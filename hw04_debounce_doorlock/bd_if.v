==> flow/design.v <==
module bd_if(
  clk,
  n_rst,
  bt_i,
  btstar_i,
  led_i,
  bt_o,
  btstar_o,
  led_o,
  );
parameter T_1S = 26'h2FA_F080;
parameter T_20MS = 20'hF_4240;
input clk;
input n_rst;
input [9:0] bt_i;
input btstar_i;
input led_i;
output [9:0] bt_o;
output btstar_o;
output led_o;
wire [9:0] dwire;
debounc_1 #(.T_20MS(T_20MS)) u_debounc0(
  .clk(clk),
  .n_rst(n_rst),
  .din(bt_i[0]),
  .dout(dwire[0])
);
edge_det_p u_edgedet_p0 (
  .clk(clk),
  .n_rst(n_rst),
  .b0(dwire[0]),
  .b0_on(bt_o[0])
  );
debounc_1 #(.T_20MS(T_20MS)) u_debounc1(
  .clk(clk),
  .n_rst(n_rst),
  .din(bt_i[1]),
  .dout(dwire[1])
);
edge_det_p u_edgedet_p1 (
  .clk(clk),
  .n_rst(n_rst),
  .b0(dwire[1]),
  .b0_on(bt_o[1])
  );
debounc_2 #(.T_20MS(T_20MS)) u_debounc2(
  .clk(clk),
  .n_rst(n_rst),
  .din(bt_i[2]),
  .dout(dwire[2])
);
edge_det_p u_edgedet_p2 (
  .clk(clk),
  .n_rst(n_rst),
  .b0(dwire[2]),
  .b0_on(bt_o[2])
  );
debounc_2 #(.T_20MS(T_20MS)) u_debounc3(
  .clk(clk),
  .n_rst(n_rst),
  .din(bt_i[3]),
  .dout(dwire[3])
);
edge_det_p u_edgedet_p3 (
  .clk(clk),
  .n_rst(n_rst),
  .b0(dwire[3]),
  .b0_on(bt_o[3])
  );
debounc_2 #(.T_20MS(T_20MS)) u_debounc4(
  .clk(clk),
  .n_rst(n_rst),
  .din(bt_i[4]),
  .dout(dwire[4])
);
edge_det_p u_edgedet_p4 (
  .clk(clk),
  .n_rst(n_rst),
  .b0(dwire[4]),
  .b0_on(bt_o[4])
  );
debounc_2 #(.T_20MS(T_20MS)) u_debounc5(
  .clk(clk),
  .n_rst(n_rst),
  .din(bt_i[5]),
  .dout(dwire[5])
);
edge_det_p u_edgedet_p5 (
  .clk(clk),
  .n_rst(n_rst),
  .b0(dwire[5]),
  .b0_on(bt_o[5])
  );
debounc_3 #(.T_20MS(T_20MS)) u_debounc6(
  .clk(clk),
  .n_rst(n_rst),
  .din(bt_i[6]),
  .dout(dwire[6])
);
edge_det_p u_edgedet_p6 (
  .clk(clk),
  .n_rst(n_rst),
  .b0(dwire[6]),
  .b0_on(bt_o[6])
  );
debounc_3 #(.T_20MS(T_20MS)) u_debounc7(
  .clk(clk),
  .n_rst(n_rst),
  .din(bt_i[7]),
  .dout(dwire[7])
);
edge_det_p u_edgedet_p7(
  .clk(clk),
  .n_rst(n_rst),
  .b0(dwire[7]),
  .b0_on(bt_o[7])
  );
debounc_3 #(.T_20MS(T_20MS)) u_debounc8(
  .clk(clk),
  .n_rst(n_rst),
  .din(bt_i[8]),
  .dout(dwire[8])
);
edge_det_p u_edgedet_p8 (
  .clk(clk),
  .n_rst(n_rst),
  .b0(dwire[8]),
  .b0_on(bt_o[8])
  );
debounc_3 #(.T_20MS(T_20MS)) u_debounc9(
  .clk(clk),
  .n_rst(n_rst),
  .din(bt_i[9]),
  .dout(dwire[9])
);
edge_det_p u_edgedet_p9 (
  .clk(clk),
  .n_rst(n_rst),
  .b0(dwire[9]),
  .b0_on(bt_o[9])
  );
edge_det_p u_edgedet_pstar (
  .clk(clk),
  .n_rst(n_rst),
  .b0(~btstar_i),
  .b0_on(btstar_o)
  );
led #(.T_1S(T_1S)) u_led(
  .clk(clk),
  .n_rst(n_rst),
  .din(led_i),
  .dout(led_o)
);
endmodule
module debounc_1 (
	clk,
	n_rst,
	din,
	dout
);
parameter T_20MS = 20'hF_4240;  
input clk;
input n_rst;
input din;
output dout;
reg [19:0] cnt;
wire cnt_restart;
reg din_d1;
always @(posedge clk or negedge n_rst)
	if(!n_rst) begin
		din_d1 <= 1'b0;
	end
	else begin
		din_d1 <= din;
	end
assign cnt_restart = (din != din_d1)? 1'b1 : 1'b0;
always @(posedge clk or negedge n_rst)
	if(!n_rst) begin
		cnt <= 20'h0_0000;
	end
	else begin
		cnt <= (cnt_restart == 1'b1)? T_20MS :
			   (cnt > 20'h0_0000)? cnt - 20'h0_0001 : cnt;
	end
reg dout_rdy;
always @(posedge clk or negedge n_rst)
	if(!n_rst) begin
		dout_rdy <= 1'b0;
	end
	else begin
		dout_rdy <= ((cnt == 20'h0_0000) && (cnt_restart == 1'b0))? din : dout_rdy;
	end	
assign dout = dout_rdy;
endmodule
module debounc_2 (
	clk,
	n_rst,
	din,
	dout
);
parameter T_20MS = 20'hF_4240;  
input clk;
input n_rst;
input din;
output dout;
reg [19:0] cnt;
wire cnt_restart;
reg din_d1;
always @(posedge clk or negedge n_rst)
	if(!n_rst) begin
		din_d1 <= 1'b0;
	end
	else begin
		din_d1 <= din;
	end
assign cnt_restart = (din != din_d1)? 1'b1 : 1'b0;
always @(posedge clk or negedge n_rst)
	if(!n_rst) begin
		cnt <= 20'h0_0000;
	end
	else begin
		 cnt <= ((cnt_restart == 1'b1) && (cnt == 20'h0_0000))? T_20MS :
            (cnt > 20'h0_0000)? cnt - 20'h0_0001 : cnt;
	end
reg dout_rdy;
always @(posedge clk or negedge n_rst)
   if(!n_rst) begin
      dout_rdy <= 1'b0;
   end
   else begin
      dout_rdy <= (cnt == T_20MS)? din_d1 : dout_rdy;
   end   assign dout = dout_rdy;
endmodule
module debounc_3 (
	clk,
	n_rst,
	din,
	dout
);
parameter T_20MS = 20'hF_4240;  
input clk;
input n_rst;
input din;
output dout;
reg [19:0] cnt;
wire cnt_restart;
reg din_d1;
always @(posedge clk or negedge n_rst)
	if(!n_rst) begin
		din_d1 <= 1'b0;
	end
	else begin
		din_d1 <= din;
	end
assign cnt_restart = (din != din_d1)? 1'b1 : 1'b0;
always @(posedge clk or negedge n_rst)
	if(!n_rst) begin
		cnt <= 20'h0_0000;
	end
	else begin
		 cnt <= ((cnt_restart == 1'b1) && (cnt == 20'h0_0000))? T_20MS :
            (cnt > 20'h0_0000)? cnt - 20'h0_0001 : cnt;
	end
reg dout_rdy;
always @(posedge clk or negedge n_rst)
	if(!n_rst) begin
		dout_rdy <= 1'b0;
	end
	else begin
		dout_rdy <= ((cnt == 20'h0_0000) && (cnt_restart == 1'b0))? din : dout_rdy;
	end	
assign dout = dout_rdy;
endmodule
module edge_det_p(
    clk,
    n_rst,
    b0,
    b0_on
);
input clk;
input n_rst;
input b0;
output b0_on;
reg b0_d1;
reg b0_d2;
wire b0_on;
always @(posedge clk or negedge n_rst)  
if(!n_rst) begin
    b0_d1 <= 1'b0;
    b0_d2 <= 1'b0;
end
else begin
    b0_d1 <= b0;
    b0_d2 <= b0_d1;
end
assign b0_on = (b0_d1 && !b0_d2) ? 1'b1 : 1'b0;  
endmodule
module led(
  clk,
  n_rst,
  din,
  dout
  );
input clk;
input n_rst;
input din;
output reg dout;
parameter T_1S = 26'h2FA_F080; 
reg [25:0] counter = 0; 
reg din_prev; 
always @(posedge clk or negedge n_rst) begin
  if (!n_rst) begin
    counter <= 0;
    dout <= 0;
    din_prev <= 0;
  end 
  else begin
    if (din != din_prev) begin
      counter <= 0;  
      dout <= 1;  
    end 
    else if (counter >= T_1S) begin
      dout <= 0;
      counter <= counter;  
    end 
    else begin
      counter <= counter + 1;  
    end
    din_prev <= din;  
  end
end
endmodule
From RTL to reports: bd_if
Tool output for the design above, in the order of the flow.
Lines are those of the file above, counted from 1.
Operators carry their Yosys type and port widths (W data, S select, Z words).
Not given: n/a
- top: bd_if
- clock: clk
- library: sky130hd
- corner: tt_025C_1v80

Word-level counts
Counts by Yosys on the flattened word-level netlist (proc, flatten, opt, wreduce; memories kept). Register bits leave out memories and registers merged into their read ports (data or address). Print and check cells are left out. Cells with the same type and inputs are merged into one.
- add/sub/neg operators at 11
- noted $lt $le $gt $ge: 11
- equal/unequal tests at 16
- noted muxes and demuxes: 45
- bitwise logic cells at 7
- reduce/logical cells: 57
- operators by type and width (cell ; number):
    $mux W20 ; 20
    $sub A20 B1 Y20 const B ; 10
    $gt A20 B1 Y1 const B ; 10
    $logic_not A20 Y1 ; 10
    $eq A20 B20 Y1 const B ; 4
    $mux W26 ; 2
    $add A26 B1 Y26 const B ; 1
    $ge A26 B26 Y1 const B ; 1
    $logic_and A1 B1 Y1 ; 25
    $mux W1 ; 23
    $reduce_bool A2 Y1 ; 11
    $ne A1 B1 Y1 ; 11
    $logic_not A1 Y1 ; 11
    $not A1 Y1 ; 7
    $ne A2 B1 Y1 const B ; 1
- register bits after elaboration: 270
- elaborated cells at 202

Longest topological paths
Yosys ltp: most cells in a row. Word level: on the elaborated netlist, between registers, memories and ports. Mapped: between sequential cells and ports; inverters and the memories' decode and read muxes count.
- depth in word-level cells: 4
- ABC_AREA at 1
- mapped depth: 11
- noted gate-level depth less buffers: 11

Netlist
Source: synth_stat.txt of the flow (Yosys; design flattened, memories mapped). It holds for the ABC_AREA given above (unset counts as 0); a run with the other value may have another netlist.
- mapped cells: 1988
- synthesis area at 0.0150782 mm²
- sequential area: 0.0067565 mm²
- flip-flop cells at 270
- cell types (cell type ; number ; total area (µm²)):
    sky130_fd_sc_hd__dfrtp_1 ; 270 ; 6756.48
    sky130_fd_sc_hd__nand2_1 ; 483 ; 1.81E+03
    sky130_fd_sc_hd__nor2_1 ; 373 ; 1.4E+03
    sky130_fd_sc_hd__nand3_1 ; 164 ; 820.787
    sky130_fd_sc_hd__inv_1 ; 216 ; 810.778
    sky130_fd_sc_hd__xor2_1 ; 62 ; 543.021
    sky130_fd_sc_hd__xnor2_1 ; 41 ; 359.094
    sky130_fd_sc_hd__nand4_1 ; 57 ; 356.592
    sky130_fd_sc_hd__nor3_1 ; 63 ; 315.302
    sky130_fd_sc_hd__o21ai_0 ; 44 ; 220.211
    sky130_fd_sc_hd__nor2_4 ; 16 ; 180.173
    sky130_fd_sc_hd__ha_1 ; 14 ; 175.168
    sky130_fd_sc_hd__nor2_2 ; 28 ; 175.168
    sky130_fd_sc_hd__buf_4 ; 14 ; 105.101
    sky130_fd_sc_hd__a31oi_1 ; 14 ; 87.584
    sky130_fd_sc_hd__a21oi_1 ; 16 ; 80.077
    sky130_fd_sc_hd__nand3b_4 ; 4 ; 80.077
    sky130_fd_sc_hd__nand2_2 ; 12 ; 75.072
Other cell types: 29; their cells: 97.

Path before layout
Path of least setup slack by OpenSTA after synthesis, without wires, with an ideal clock, recovery checks aside; 20% of the period is set as input and as output delay. Where synthesis merged equal registers, the netlist keeps one of their names.
- kind: register to register
- start: register u_debounc8.cnt[0]
- end: register u_debounc8.dout_rdy
- clock period at 3.21 ns
- noted setup time: 0.124 ns
- time at the first pin at 0.000 ns
- noted arrival: 1.547 ns
- data required time: 3.086 ns
- setup slack: 1.540 ns
- noted delay of the path: 1.671 ns
- noted stages: 10
- synthesis period reached: 1.67 ns
"delay of the path" = arrival - input delay + setup time.
"stages": output pins that drive a net of the path, with the launching flip-flop's if there is one; two outputs of one cell count as two.
"synthesis period reached" is the clock period less the worst setup slack; recovery checks do not enter. This is arithmetic on one report: input and output delays are still those of the set period (20% each).
The rows between start and end are the longest chain of elaborated cells between them; the timing report does not say that the signal goes this way. Where chains are equally long, one stands for them.
Each line given opens the expression or statement behind the cell; cells for indexed reads and writes are added by Yosys, which also makes memories of some case tables.
- cells stage by stage: sky130_fd_sc_hd__dfrtp_1 -> sky130_fd_sc_hd__inv_1 -> sky130_fd_sc_hd__ha_1 -> sky130_fd_sc_hd__nand2_1 -> sky130_fd_sc_hd__nor2_2 -> sky130_fd_sc_hd__nand3_4 -> sky130_fd_sc_hd__nor2_4 -> sky130_fd_sc_hd__inv_2 -> sky130_fd_sc_hd__nand2_1 -> sky130_fd_sc_hd__o21ai_1
- noted length of the longest elaborated chain: 2
- elaborated cells on any way between the ends at 2
- those cells by class: 2 x reduce/logical
- RTL lines, path after synthesis (element ; RTL line ; text):
    start, declared ; 245 ; reg [19:0] cnt;
    start, assigned ; 258 ; cnt <= 20'h0_0000;
    start, assigned ; 261 ; cnt <= ((cnt_restart == 1'b1) && (cnt == 20'h0_0000))? T_20MS :
    $logic_not A20 Y1 ; 270 ; dout_rdy <= ((cnt == 20'h0_0000) && (cnt_restart == 1'b0))? din : dout_rdy;
    $logic_and A1 B1 Y1 ; 270 ;
    end, assigned ; 267 ; dout_rdy <= 1'b0;
    end, assigned ; 270 ;
    end, declared ; 264 ; reg dout_rdy;

Path in the finished layout
Path of least setup slack in the final report of stored run 1 (OpenROAD, finished layout, wires in). Where an end is a register, its clock arrival counts in the times.
- kind: register to output
- start: register u_led.dout
- end: output led_o
- clock period at 1.93 ns
- time at the first pin at 0.54 ns
- noted arrival: 1.41 ns
- data required time: 1.54 ns
- setup slack: 0.13 ns
- noted stages: 2
A register here has more assigning lines than the two given.
- cells stage by stage: sky130_fd_sc_hd__dfrtp_1 -> sky130_fd_sc_hd__clkdlybuf4s50_1
- noted length of the longest elaborated chain: 0
- elaborated cells on any way between the ends at 0
- source lines of those cells: 0
- RTL lines, path after layout (element ; RTL line ; text):
    start, declared ; 307 ; output reg dout;
    start, assigned ; 314 ; dout <= 0;
    start, assigned ; 320 ; dout <= 1;
    end, declared ; 20 ; output led_o;

FLOW RESULTS
============

Design bd_if on sky130hd. What follows are 2 stored runs of the flow, each under its own settings; their order means nothing. The constraints put input and output delay at 20% of the set period each and load the outputs with 0.01 pF.
"reached clock period": clock period set for the run, less the worst setup slack. It is reckoned from that one timing run; input and output delays stay at 20% of the period that was set.
"critical path time" means the part of the period allowed to the worst setup path (the constraints hold back 20% at inputs and 20% at outputs) less its slack; where the path has registers, the arrival times of their clocks count too.
"overall power" is the tool's figure for a default switching activity; nothing was simulated.

Stored run 1

==> flow/run.sh <==
#!/bin/bash
# the make line also repeats the synthesis and layout settings of config.mk as NAME=value (left out here)
make -C /OpenROAD-flow-scripts/flow DESIGN_CONFIG=/design/flow/config.mk WORK_HOME=/design/flow/orfs CLKGATE_MAP_FILE= finish
==> flow/config.mk <==
export PLATFORM = sky130hd
export DESIGN_NAME = bd_if
export DESIGN_NICKNAME = bd_if
export VERILOG_FILES = /design/flow/design.v
export SDC_FILE = /design/flow/constraint.sdc
export NUM_CORES = 4
export LEC_CHECK = 0
export ABC_AREA = 1
export CAP_MARGIN = 20
export CELL_PAD_IN_SITES_GLOBAL_PLACEMENT = 3
export CORE_MARGIN = 2
export CORE_UTILIZATION = 34
export CTS_CLUSTER_DIAMETER = 203
export GPL_ROUTABILITY_DRIVEN = 1
export HOLD_SLACK_MARGIN = -0.09
export MAX_ROUTING_LAYER = met5
export MIN_ROUTING_LAYER = met1
export PLACE_DENSITY_LB_ADDON = 0.06
export SLEW_MARGIN = 25
==> flow/constraint.sdc <==
create_clock -name core_clock -period 1.93 [get_ports {clk}]
set_input_delay 0.3860 -clock core_clock [delete_from_list [all_inputs] [get_ports {clk}]]
set_output_delay 0.3860 -clock core_clock [all_outputs]
set_load 0.01 [all_outputs]

Measured in stored run 1:
- noted the overall power: 13.842 mW
- critical path time: 1.41 ns
- critical path type: register to output
- standard-cell area after routing at 0.0177182 mm²
- die area at 0.0460489 mm²
- mapped cell area after synthesis at 0.0150782 mm²
- noted the setup slack of the critical path: 0.130 ns
- noted the reached clock period: 1.800 ns

Stored run 2

==> flow/run.sh <==
#!/bin/bash
# the make line also repeats the synthesis and layout settings of config.mk as NAME=value (left out here)
make -C /OpenROAD-flow-scripts/flow DESIGN_CONFIG=/design/flow/config.mk WORK_HOME=/design/flow/orfs CLKGATE_MAP_FILE= finish
==> flow/config.mk <==
export PLATFORM = sky130hd
export DESIGN_NAME = bd_if
export DESIGN_NICKNAME = bd_if
export VERILOG_FILES = /design/flow/design.v
export SDC_FILE = /design/flow/constraint.sdc
export NUM_CORES = 4
export LEC_CHECK = 0
export ABC_AREA = 0
export CAP_MARGIN = 15
export CELL_PAD_IN_SITES_GLOBAL_PLACEMENT = 3
export CORE_ASPECT_RATIO = 1.84
export CORE_MARGIN = 2
export CORE_UTILIZATION = 33
export MIN_ROUTING_LAYER = met1
export PLACE_DENSITY_LB_ADDON = 0.15
export SLEW_MARGIN = 20
==> flow/constraint.sdc <==
create_clock -name core_clock -period 2.22 [get_ports {clk}]
set_input_delay 0.4440 -clock core_clock [delete_from_list [all_inputs] [get_ports {clk}]]
set_output_delay 0.4440 -clock core_clock [all_outputs]
set_load 0.01 [all_outputs]

Measured in stored run 2:
- noted the overall power: 12.141 mW
- noted the reached clock period: 2.490 ns
- standard-cell area after routing at 0.0162281 mm²
- mapped cell area after synthesis at 0.0130137 mm²
- noted the setup slack of the critical path: -0.270 ns
- critical path time: 2.49 ns
- critical path type: register to register
- die area at 0.0411135 mm²
