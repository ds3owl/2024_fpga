==> flow/design.v <==
module uart_tx(
  clk,
  n_rst,
  din,
  start,
  uart_txd,
  clk_tx_en,
  done
  );
input clk;
input n_rst;
input [7:0]din;
input start;
output uart_txd;
output clk_tx_en;
output done;
reg tx_en;
reg tx_en_det;
reg [12:0]cnt;
reg [3:0]cnt_bit;
reg [7:0]buffer;
reg clk_tx_en1;
reg uart_txd1;
reg done1;
parameter MAX = 13'd7;
always @(posedge clk or negedge n_rst) begin
  if(!n_rst) begin
    tx_en_det <= 1'b0;
    tx_en <= 1'b0;
  end
  else begin
    if(start == 1'b1) begin
      tx_en_det <= 1'b1;
    end
    else begin
      if(done == 1'b1) begin
        tx_en_det <= 1'b0;
      end
      else begin
        tx_en <= tx_en_det;
      end
    end
  end
end
always @(posedge clk or negedge n_rst) begin
  if(!n_rst) begin
    cnt <= 4'h0;
  end
  else begin
    if(tx_en == 1'b1) begin
     cnt <= (cnt == MAX) ? 4'h0 : cnt + 4'h01;
    end
  end
end
always @(posedge clk or negedge n_rst) begin
  if(!n_rst) begin
    clk_tx_en1 <= 1'b0;
  end
  else begin
    if(cnt==MAX-1'b1)begin
      clk_tx_en1 <= 1'b1;
    end
    else begin
      clk_tx_en1 <= 1'b0;
    end
  end
end
always @(posedge clk or negedge n_rst) begin
  if(!n_rst) begin
    cnt_bit <= 4'b0000;
  end
  else begin
    if((cnt_bit == 4'b1011)&&(clk_tx_en == 1'b1)) begin  
      cnt_bit <= 4'b0000;
    end
    else begin
      if((tx_en == 1'b1)&&(clk_tx_en == 1'b1)) begin 
      cnt_bit <= cnt_bit + 4'b0001;
      end
      else begin
        cnt_bit <= cnt_bit;
      end
    end
  end
end
always @(posedge clk or negedge n_rst) begin
  if(!n_rst) begin
    uart_txd1 <= 1'b1;
    buffer <= 8'b0;
  end
  else begin
    if((tx_en == 1'b1)&&(cnt_bit == 4'b0000)&&(cnt == MAX)) begin  
      buffer <= din;
      uart_txd1 <= 1'b0;
    end
    else begin 
      if((tx_en == 1'b1)&&(cnt_bit == 4'b1001)&&(cnt == MAX)) begin
        uart_txd1 <= 1'b0;
      end
      else begin 
        if((tx_en == 1'b1)&&(cnt_bit == 4'b1010)&&(cnt == MAX)) begin
          uart_txd1 <= 1'b1;
        end
        else begin
          if(cnt == MAX)begin
            uart_txd1 <= buffer[0];
            buffer[0] <= buffer[1];
            buffer[1] <= buffer[2];
            buffer[2] <= buffer[3];
            buffer[3] <= buffer[4];
            buffer[4] <= buffer[5];
            buffer[5] <= buffer[6];
            buffer[6] <= buffer[7];
            buffer[7] <= 1'b1;
          end
          else begin
            uart_txd1 <= uart_txd1;
          end
        end
      end
    end
  end
end
always @(posedge clk or negedge n_rst) begin
  if(!n_rst) begin
    done1 <= 1'b0;
  end
  else begin
    if((cnt_bit == 4'b1011)&&(cnt == MAX)) begin
      done1 <= 1'b1;
    end
    else begin
      done1 <= 1'b0;
    end
  end
end
assign clk_tx_en = clk_tx_en1;
assign uart_txd = uart_txd1;
assign done = done1;
endmodule
**Reports on uart_tx**

What the tools print for uart_tx, step after step.
Line numbers count from 1 in the design file above.
Library cell names are shortened.
A cell with - has no value.

- Top: uart_tx
- Clock port: clk
- Cell library: sky130hd
- Timing corner: tt_025C_1v80

**Elaborated design**

Yosys after proc, flatten, opt, wreduce and memory -nomap, before mapping. Memory bits, and registers merged into a memory's read port (data or address), are not among the register bits. Print and check cells are not counted. Equal cells are merged and count once.

- Flip-flop bits (word level): 30
- Word-level cells: 78
- Input bits: 11
- Output and inout port bits: 3

- Bitwise logic cells: 2
- Reduce/logical cells: 16
- Equal/unequal tests: 7
- Add/subtract/negate cells: 2
- Muxes and demuxes: 43

Operators by type and width:

| kind | number |
|---|---|
| two-way mux 1 bit | 40 |
| equality test 13 x 3 -> 1 bit (second input constant) | 2 |
| adder 13 x 1 -> 13 bit (second input constant) | 1 |
| two-way mux 13 bit | 1 |
| equality test 4 bit (second input constant) | 3 |
| logical AND 1 bit | 9 |
| two-way mux 4 bit | 2 |
| nonzero test 2 bit | 3 |
| != test 2 bit (second input constant) | 2 |
| adder 4 x 1 -> 4 bit (second input constant) | 1 |
| logical NOT 4 bit | 1 |
| nonzero test 4 bit | 1 |
| AND reduction 3 bit | 1 |
| NOT 1 bit | 2 |
| AND reduction 2 bit | 1 |

**Depth**

Depth = most cells in a row (Yosys ltp): at word level without a register or memory, in the mapped netlist without a sequential cell, where the memories' decode and read muxes count.

- Depth after elaboration: 6
- ABC_AREA: 1
- Mapped depth: 9
- Depth with buffers taken out: 9

**Mapped cells and area**

Source: synth_stat.txt of the flow (Yosys; design flattened, memories mapped). It holds for the ABC_AREA given above (unset counts as 0); a run with the other value may have another netlist.
Totals and module areas in this step are rounded.

- Sequential area: 750 um^2
- Standard cells after synthesis: 214
- Buffers: 4
- Mapped flip-flops: 30
- Synthesis area: 1700 um^2

Cells by type:

| cell | number | area in all (um^2) |
|---|---|---|
| dfrtp_1 | 29 | 725.696 |
| nand2_1 | 68 | 255.245 |
| inv_1 | 25 | 93.84 |
| ha_1 | 6 | 75.072 |
| nand4_1 | 12 | 75.072 |
| xor2_1 | 7 | 61.309 |
| nand3_1 | 12 | 60.058 |
| nor2_1 | 14 | 52.55 |
| nor3_1 | 7 | 35.034 |
| o21ai_0 | 7 | 35.034 |
| dfstp_2 | 1 | 26.275 |
| buf_6 | 2 | 22.522 |
| nor2_4 | 2 | 22.522 |
| nand4_4 | 1 | 21.27 |
| nor3_2 | 2 | 20.019 |
| nand3_4 | 1 | 17.517 |
| nor4_1 | 2 | 12.512 |
| a21oi_1 | 2 | 10.01 |

Other cell types: 12; their cells: 14.

**Path before layout**

OpenSTA on the mapped netlist: ideal clock, no wires. The path of least setup slack (recovery checks aside). Input and output delay are each 20% of the period. Register names are those of the netlist, which keeps one name where synthesis merged equal registers.

- Path kind: reg-to-reg
- Start: register cnt[0]
- End: register buffer[0]
- Path delay: 1.424 ns
- Data arrival time: 1.308 ns
- Path slack: 2.375 ns
- Stages: 10
- Clock period: 3.8 ns
- Data required time: 3.684 ns
- Library setup time: 0.116 ns
- Synthesis period reached: 1.425 ns

"path delay" is the arrival time less input delay plus setup time.
"stages": output pins that drive a net of the path, with the launching flip-flop's if there is one; two outputs of one cell count as two.
"synthesis period reached" = period - worst setup slack (recovery checks aside). The figure is calculated, with input and output delays left at 20% of the set period.
The rows between start and end are the longest chain of elaborated cells between them; the timing report does not say that the signal goes this way. Where chains are equally long, one stands for them.
Each line given opens the expression or statement behind the cell; cells for indexed reads and writes are added by Yosys, which also makes memories of some case tables.
A register here has more assigning lines than the two given.

- Cells stage by stage: dfrtp_1 > ha_1 > nand3_2 > nor2_4 > buf_6 > nand3_4 > nand2_1 > nand2_1 > nand2_1 > nand2_1
- Length of the longest elaborated chain: 5
- Elaborated cells on any way between the ends: 12

RTL lines, path after synthesis:

| item | line | text |
|---|---|---|
| start: declaration | 19 | `reg [12:0]cnt;` |
| start: assignment | 47 | `cnt <= 4'h0;` |
| start: assignment | 51 | `cnt <= (cnt == MAX) ? 4'h0 : cnt + 4'h01;` |
| equality test 13 x 3 -> 1 bit | 105 | `if(cnt == MAX)begin` |
| two-way mux 1 bit | 105 |  |
| two-way mux 1 bit | 101 | `if((tx_en == 1'b1)&&(cnt_bit == 4'b1010)&&(cnt == MAX)) begin` |
| two-way mux 1 bit | 97 | `if((tx_en == 1'b1)&&(cnt_bit == 4'b1001)&&(cnt == MAX)) begin` |
| two-way mux 1 bit | 92 | `if((tx_en == 1'b1)&&(cnt_bit == 4'b0000)&&(cnt == MAX)) begin` |
| end: assignment | 93 | `buffer <= din;` |
| end: assignment | 107 | `buffer[0] <= buffer[1];` |
| end: declaration | 21 | `reg [7:0]buffer;` |

**Path in the finished layout**

From the final timing report of run 1: the path of least setup slack in the routed layout; clock arrival at registers is part of the times.

- Path kind: reg-to-reg
- Start: register cnt[7]
- End: register buffer[7]
- Stages: 9
- Clock period: 2.11 ns
- Library setup time: 0.11 ns
- Data arrival time: 1.67 ns
- Data required time: 2.28 ns
- Path slack: 0.61 ns

The rows between start and end are the longest chain of elaborated cells between them; the timing report does not say that the signal goes this way. Where chains are equally long, one stands for them.
A register here has more assigning lines than the two given.

- Cells stage by stage: dfrtp_1 > nor2_1 > nand2_1 > nor2_4 > buf_4 > nand4_4 > buf_4 > nand2_1 > o21ai_1
- Length of the longest elaborated chain: 5
- Elaborated cells on any way between the ends: 12

RTL lines, path post-layout:

| item | line | text |
|---|---|---|
| start: declaration | 19 | `reg [12:0]cnt;` |
| start: assignment | 47 | `cnt <= 4'h0;` |
| start: assignment | 51 | `cnt <= (cnt == MAX) ? 4'h0 : cnt + 4'h01;` |
| equality test 13 x 3 -> 1 bit | 105 | `if(cnt == MAX)begin` |
| two-way mux 1 bit | 105 |  |
| two-way mux 1 bit | 101 | `if((tx_en == 1'b1)&&(cnt_bit == 4'b1010)&&(cnt == MAX)) begin` |
| two-way mux 1 bit | 97 | `if((tx_en == 1'b1)&&(cnt_bit == 4'b1001)&&(cnt == MAX)) begin` |
| two-way mux 1 bit | 92 | `if((tx_en == 1'b1)&&(cnt_bit == 4'b0000)&&(cnt == MAX)) begin` |
| end: assignment | 89 | `buffer <= 8'b0;` |
| end: assignment | 93 | `buffer <= din;` |
| end: declaration | 21 | `reg [7:0]buffer;` |

Wiki page: uart_tx / flow data

Below are 2 stored runs of the flow (Yosys, OpenROAD; platform sky130hd) on uart_tx, each with its settings and what was measured, unordered. Constraints: input delay and output delay 20% of the set period each, output load 0.01 pF.
"clock period achieved" means the clock period less the worst setup slack. The figure is calculated, with input and output delays left at 20% of the set period.
"worst setup path time" = time allowed to the worst setup path (clock period - input delay - output delay, where it has them) - its slack; a late launch clock adds to it, a late capture clock takes from it.
By "overall power" is meant OpenSTA's value without simulated activity: inputs other than the clock are taken to toggle once in ten clock periods, and the tool carries that through the logic.
Measured values are rounded.
Among the settings, . means not set for that run.

| item | run 1 | run 2 |
|---|---|---|
| period_ns | 2.11 | 2.0 |
| CORE_UTILIZATION | 17 | 44 |
| SETUP_SLACK_MARGIN | 0.49 | . |
| PLACE_DENSITY | 0.47 | . |
| CORE_MARGIN | 10 | 2 |
| CELL_PAD_IN_SITES_GLOBAL_PLACEMENT | 3 | . |
| CELL_PAD_IN_SITES_DETAIL_PLACEMENT | 2 | . |
| ABC_AREA | 1 | 0 |
| GPL_TIMING_DRIVEN | 0 | . |
| GPL_ROUTABILITY_DRIVEN | 1 | . |
| CTS_CLUSTER_SIZE | 99 | 84 |
| CTS_CLUSTER_DIAMETER | 294 | . |
| CAP_MARGIN | 20 | 5 |
| SLEW_MARGIN | 20 | 20 |
| PLACE_DENSITY_LB_ADDON | . | 0.12 |
| full die area (um^2) | 14000 | 3900 |
| final utilization | 0.23 | 0.54 |
| overall power (mW) | 2.3 | 2.1 |
| clock period achieved (ns) | 1.501 | 1.842 |
| standard-cell area after routing (um^2) | 2200 | 1800 |
| setup TNS (ns) | 0.000 | 0.000 |
| chip area in the Yosys report (um^2) | 1700 | 1500 |
| worst setup path time (ns) | 1.50 | 1.84 |
| kind of the worst setup path | reg-to-reg | reg-to-reg |
| worst slack on setup checks (ns) | 0.61 | 0.16 |
