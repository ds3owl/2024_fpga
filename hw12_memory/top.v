==> flow/design.v <==
module memory_controller(
  clk,
  n_rst,
  rx_done,
  rx_data,
  wdata,
  waddr,
  wen,
  raddr,
  ren,
  rdata,
  fnd_data
);
parameter D_WIDTH = 8;
parameter A_WIDTH = 4;
input clk;
input n_rst;
input rx_done;
input [D_WIDTH-1:0] rx_data;
output [D_WIDTH-1:0] wdata;
output [A_WIDTH-1:0] waddr;
output wen;
output [A_WIDTH-1:0] raddr;
input ren;
input [D_WIDTH-1:0] rdata;
output [D_WIDTH-1:0] fnd_data;
reg [A_WIDTH-1:0] waddr;
reg [A_WIDTH-1:0] raddr;
reg [D_WIDTH-1:0] fnd_data;
wire clear;
reg [A_WIDTH-1:0] raddr_3to0;
assign wdata = rx_data;
assign wen = (rx_done == 1'b1) && (waddr != {{(A_WIDTH-1){1'b0}},3'b100})? 1'b1 : 1'b0;
assign clear = ((raddr == {(A_WIDTH){1'b0}}) && (raddr_3to0 == {{(A_WIDTH-2){1'b0}}, 2'b11})) ? 1'b1 : 1'b0;
always @(posedge clk or negedge n_rst)
    if (!n_rst) begin
      waddr <= {(A_WIDTH){1'b0}};
    end
    else begin
      if (clear == 1'b1) begin
         waddr <= {(A_WIDTH){1'b0}};
      end
      else if (wen == 1'b1) begin
        waddr <= (waddr < {{(A_WIDTH-1){1'b0}},3'b100}) ? waddr + 1'b1 : waddr;
      end
    end
always @(posedge clk or negedge n_rst)
    if(!n_rst) begin
      raddr_3to0 <= {(A_WIDTH){1'b0}};
    end
    else begin
      raddr_3to0 <= raddr;
    end
always @(posedge clk or negedge n_rst)
  if(!n_rst) begin
    raddr <= {(A_WIDTH){1'b0}};
  end
  else begin
    if ((ren == 1'b1) && (raddr <= {{(A_WIDTH-2){1'b0}}, 2'b10})) begin
      raddr <= raddr + {{(A_WIDTH-1){1'b0}},1'b1};
    end 
    else if ((raddr == {{(A_WIDTH-2){1'b0}}, 2'b11}) && (ren == 1'b1)) begin
      raddr <= {(A_WIDTH){1'b0}};
    end
    else begin 
      raddr <= raddr;
    end
  end
always @(posedge clk or negedge n_rst)
  if(!n_rst) begin
    fnd_data <= {(D_WIDTH){1'b0}};
  end
  else begin
    if (ren == 1'b1) begin
      fnd_data <= rdata;
    end
    else begin
      fnd_data <= fnd_data;
    end
  end
endmodule
module ram_dual_16x8(
  clk,
  waddr,
  wen,
  wdata,
  raddr,
  rdata
);
parameter D_WIDTH = 8;
parameter A_WIDTH = 4;
input clk;
input [A_WIDTH-1:0] waddr;
input wen;
input [D_WIDTH-1:0] wdata;
input [A_WIDTH-1:0] raddr;
output [D_WIDTH-1:0] rdata;
reg [D_WIDTH-1:0] rdata;
reg [D_WIDTH-1:0] ram[2**A_WIDTH-1:0]; 
always @(posedge clk) begin
    if (wen == 1'b1) begin  
        ram[waddr] <= wdata;
    end
    rdata <= ram[raddr];
end
endmodule
module top(
  clk,
  n_rst,
  rx_done,
  rx_data,
  sw,
  fnd_data   
);
parameter D_WIDTH = 8;
parameter A_WIDTH = 4;
input clk; 
input n_rst;
input rx_done;
input [D_WIDTH-1:0] rx_data;
input sw;
output [D_WIDTH-1:0] fnd_data;
wire [A_WIDTH-1:0] waddr_w;
wire wen_w;
wire [D_WIDTH-1:0] wdata_w;
wire [A_WIDTH-1:0] raddr_w;
wire [D_WIDTH-1:0]  rdata_w;
memory_controller u_memory_controller(
  .clk(clk),
  .n_rst(n_rst),
  .rx_done(rx_done),
  .rx_data(rx_data),
  .ren(sw),
  .waddr(waddr_w),
  .wen(wen_w),
  .wdata(wdata_w),
  .raddr(raddr_w),
  .rdata(rdata_w),
  .fnd_data(fnd_data)
);
ram_dual_16x8 u_ram_dual_16x8(
  .clk(clk),
  .wdata(wdata_w),
  .waddr(waddr_w),
  .wen(wen_w),
  .raddr(raddr_w),
  .rdata(rdata_w)
);
endmodule
From RTL to reports: top:

What the tools print for top, step after step.
Lines are those of the file above, counted from 1.
Operators: Yosys type, input widths -> output width; for muxes data width and select width s.
Library cell names are shortened.
The mark -- stands for no value.

* design top: top
* clock input: clk
* cell library: sky130hd
* corner: tt_025C_1v80

After elaboration:

Source: Yosys, flattened and elaborated, memories not mapped. Widths are those after wreduce. Print and check cells do not count. Equal cells are merged and count once.
Yosys's memory passes give these memory sizes; they may raise the number of words (mostly to a power of two), join words into wider ones and drop unused or constant bits.

* memory bits (read-only): 0
* word width x clocked read ports: 8
* memories kept: 1
* word-level cells: 31
* bits of input ports: 12
* output and inout port bits: 8
* latch bits: 0
* RAM bits: 128
* register bits: 20

* equality and inequality tests: 3
* divide/modulo/power cells: 0
* $mul: 0
* reduce/logical cells: 9
* add/sub/neg operators: 2
* muxes and demuxes: 10
* bitwise operators: 0
* shifts and indexed selects: 0
* order comparisons: 2

Memory list
* u_ram_dual_16x8.ram: depth 16, width 8, rd ports 1, wr ports 1, line 99 `reg [D_WIDTH-1:0] ram[2**A_WIDTH-1:0];`

Operators by type and width (count)
* $mux 4: 6
* $add 4x1->4 const B: 2
* $eq 4x2->1 const B: 2
* $mux 8: 1
* $reduce_bool 2->1: 3
* $logic_and 1x1->1: 4
* $le 4x2->1 const B: 1
* $lt 4x3->1 const B: 1
* $ne 4x3->1 const B: 1
* $logic_not 4->1: 1
* $mux 1: 3
* $reduce_and 2->1: 1

Logic depth:

Longest topological path by Yosys (ltp), each cell counted once; first at word level (registers and memories cut), then after technology mapping (sequential cells cut; the memories' decode and read muxes count).

* depth after elaboration: 5
* ABC_AREA: 0
* depth in mapped cells: 7
* depth with buffers taken out: 5

Mapped cells and area:

Source: synth_stat.txt of the flow (Yosys; design flattened, memories mapped). It holds for the ABC_AREA given above (unset counts as 0); a run with the other value may have another netlist.

* sequential area: 4504.3 sq um
* mapped flip-flops: 156
* cells in the netlist: 289
* chip area (Yosys): 5926.9 sq um
* buffers: 13

Cell types
* edfxtp_1: count 128, total area 3.84E+03 sq um
* mux4_2: count 31, total area 698.17 sq um
* dfrtp_1: count 20, total area 500.48 sq um
* dfxtp_1: count 8, total area 160.154 sq um
* o22ai_1: count 16, total area 100.096 sq um
* mux2_2: count 8, total area 90.086 sq um
* ha_1: count 7, total area 87.584 sq um
* and2_1: count 10, total area 62.56 sq um
* nor2_1: count 12, total area 45.043 sq um
* and3_1: count 5, total area 31.28 sq um
* mux4_1: count 1, total area 26.275 sq um
* buf_6: count 2, total area 22.522 sq um
* buf_12: count 1, total area 20.019 sq um
* inv_1: count 5, total area 18.768 sq um
* nor2b_1: count 3, total area 18.768 sq um
* buf_2: count 3, total area 15.014 sq um
* buf_8: count 1, total area 15.014 sq um
* nand2_1: count 4, total area 15.014 sq um

Other cell types: 18; their cells: 24.
By module: a second synthesis without flattening, with its own total; a netlist apart from the flattened one above.

* cells (unflattened synthesis): 299
* area (unflattened synthesis): 6048.3 sq um

Each row is one instance without its submodules.

By module
* ram_dual_16x8: seq. area 4003.8 sq um, cells 229, area 5147.4 sq um, instances 1
* memory_controller: seq. area 500.5 sq um, cells 70, area 900.9 sq um, instances 1
* top: seq. area 0.0 sq um, cells 0, area 0.0 sq um, instances 1

Worst setup path after synthesis:

Path of least setup slack by OpenSTA after synthesis, without wires, with an ideal clock, recovery checks aside; 20% of the period is set as input and as output delay. Where synthesis merged equal registers, the netlist keeps one of their names.

* kind: register to register
* start: register u_memory_controller.raddr[0]
* end: register u_memory_controller.raddr[1]
* path buffers: 2
* launch time at the first pin: 0 ps
* required time: 1474 ps
* driving pins on the path: 8
* clock period: 1600 ps
* library setup time: 126 ps
* path slack: 0 ps
* arrival time: 1474 ps
* delay of the path: 1600 ps
* period reached after synthesis: 1600 ps

"delay of the path" is the arrival time less input delay plus setup time.
"driving pins on the path" counts driving pins, that of a launching flip-flop among them; a cell with two outputs on the path counts twice.
"period reached after synthesis" is the clock period less the worst setup slack; recovery checks do not enter. This is arithmetic on one report: input and output delays are still those of the set period (20% each).
Between the ends stands the longest chain of elaborated cells between them, by number of cells; it is not shown to be the way that was timed. Of several equally long chains one is given.
Each line given opens the expression or statement behind the cell; cells for indexed reads and writes are added by Yosys, which also makes memories of some case tables.
A register here has more assigning lines than the two given.

* path through: dfrtp_1 buf_6 buf_6 inv_1 ha_1 nor2b_1 a21oi_1 a221o_1
* length of the longest elaborated chain: 4
* elaborated cells on any way between the ends: 8
* RTL lines with such cells: 3
* those cells by class: 1 x add/sub; 1 x compare; 1 x eq/ne; 2 x mux; 3 x reduce/logical

Ends and longest elaborated chain, post-synthesis
* from (decl): line 23 `output [A_WIDTH-1:0] raddr;`
* from (assign): line 60 `raddr <= raddr + {{(A_WIDTH-1){1'b0}},1'b1};`
* from (assign): line 66 `raddr <= raddr;`
* $eq 4x2->1: line 62 `else if ((raddr == {{(A_WIDTH-2){1'b0}}, 2'b11}) && (ren == 1'b1)) begin`
* $logic_and 1x1->1: line 62
* $mux 4: line 62
* $mux 4: line 59 `if ((ren == 1'b1) && (raddr <= {{(A_WIDTH-2){1'b0}}, 2'b10})) begin`
* to (assign): line 60
* to (assign): line 66
* to (decl): line 23

Timing after layout:

Path of least setup slack in the final report of stored run 1 (OpenROAD, finished layout, wires in). Where an end is a register, its clock arrival counts in the times.
The path's times are printed in steps of 10 ps; the period is the one set.

* kind: register to output
* start: register u_memory_controller.fnd_data[2]
* end: output fnd_data[2]
* clock period: 2410 ps
* driving pins on the path: 2
* path buffers: 1
* arrival time: 1300 ps
* required time: 1930 ps
* launch time at the first pin: 410 ps
* external output delay: 480 ps
* path slack: 630 ps

A register here has more assigning lines than the two given.

* path through: dfrtp_1 clkdlybuf4s50_1
* length of the longest elaborated chain: 0
* elaborated cells on any way between the ends: 0
* RTL lines with such cells: 0

Ends and longest elaborated chain, after layout
* from (decl): line 26 `output [D_WIDTH-1:0] fnd_data;`
* from (assign): line 75 `fnd_data <= rdata;`
* from (assign): line 78 `fnd_data <= fnd_data;`
* to (decl): line 122 `output [D_WIDTH-1:0] fnd_data;`

Top module top; platform sky130hd; tools Yosys and OpenROAD; 2 stored runs in no particular order. Input and output delays are each 20% of the period that was set; the output load is 0.01 pF.
"worst path time": the worst setup path's part of the clock period (all of it between registers, 20% less for each end at a port) less its slack. A launch clock that arrives late makes it longer, a capture clock that arrives late makes it shorter.
"power consumption" is the tool's figure for a default switching activity; nothing was simulated.
"worst path time" is known to 10 ps.

### Stored run 1

Settings: `period_ns=2.41`, `CORE_UTILIZATION=42`, `SETUP_SLACK_MARGIN=0.58`, `PLACE_DENSITY=0.5`, `TNS_END_PERCENT=65`, `ABC_AREA=0`, `CTS_CLUSTER_SIZE=52`, `CTS_CLUSTER_DIAMETER=387`, `SLEW_MARGIN=25`, `MAX_ROUTING_LAYER=met5`, `CAP_MARGIN=20`, `CORE_MARGIN=2`

- Die size: 15077.4 sq um
- Power consumption: 6.387 mW
- Std-cell area (final layout): 7011.7 sq um
- Cell area after synthesis: 5926.9 sq um
- Lowest setup slack: 629 ps
- Setup TNS: 0 ps
- Worst path time: 1300 ps
- Critical path kind: register to output

### Stored run 2

Settings: `period_ns=1.03`, `CORE_UTILIZATION=18`, `HOLD_SLACK_MARGIN=0.03`, `CELL_PAD_IN_SITES_GLOBAL_PLACEMENT=1`, `GPL_TIMING_DRIVEN=1`, `CTS_CLUSTER_SIZE=72`, `CAP_MARGIN=0`, `SLEW_MARGIN=40`, `CORE_MARGIN=2`

- Die size: 34395.4 sq um
- Power consumption: 16.020 mW
- Std-cell area (final layout): 8106.5 sq um
- Cell area after synthesis: 5926.9 sq um
- Lowest setup slack: -640 ps
- Setup TNS: -42941 ps
- Worst path time: 1670 ps
- Critical path kind: register to register
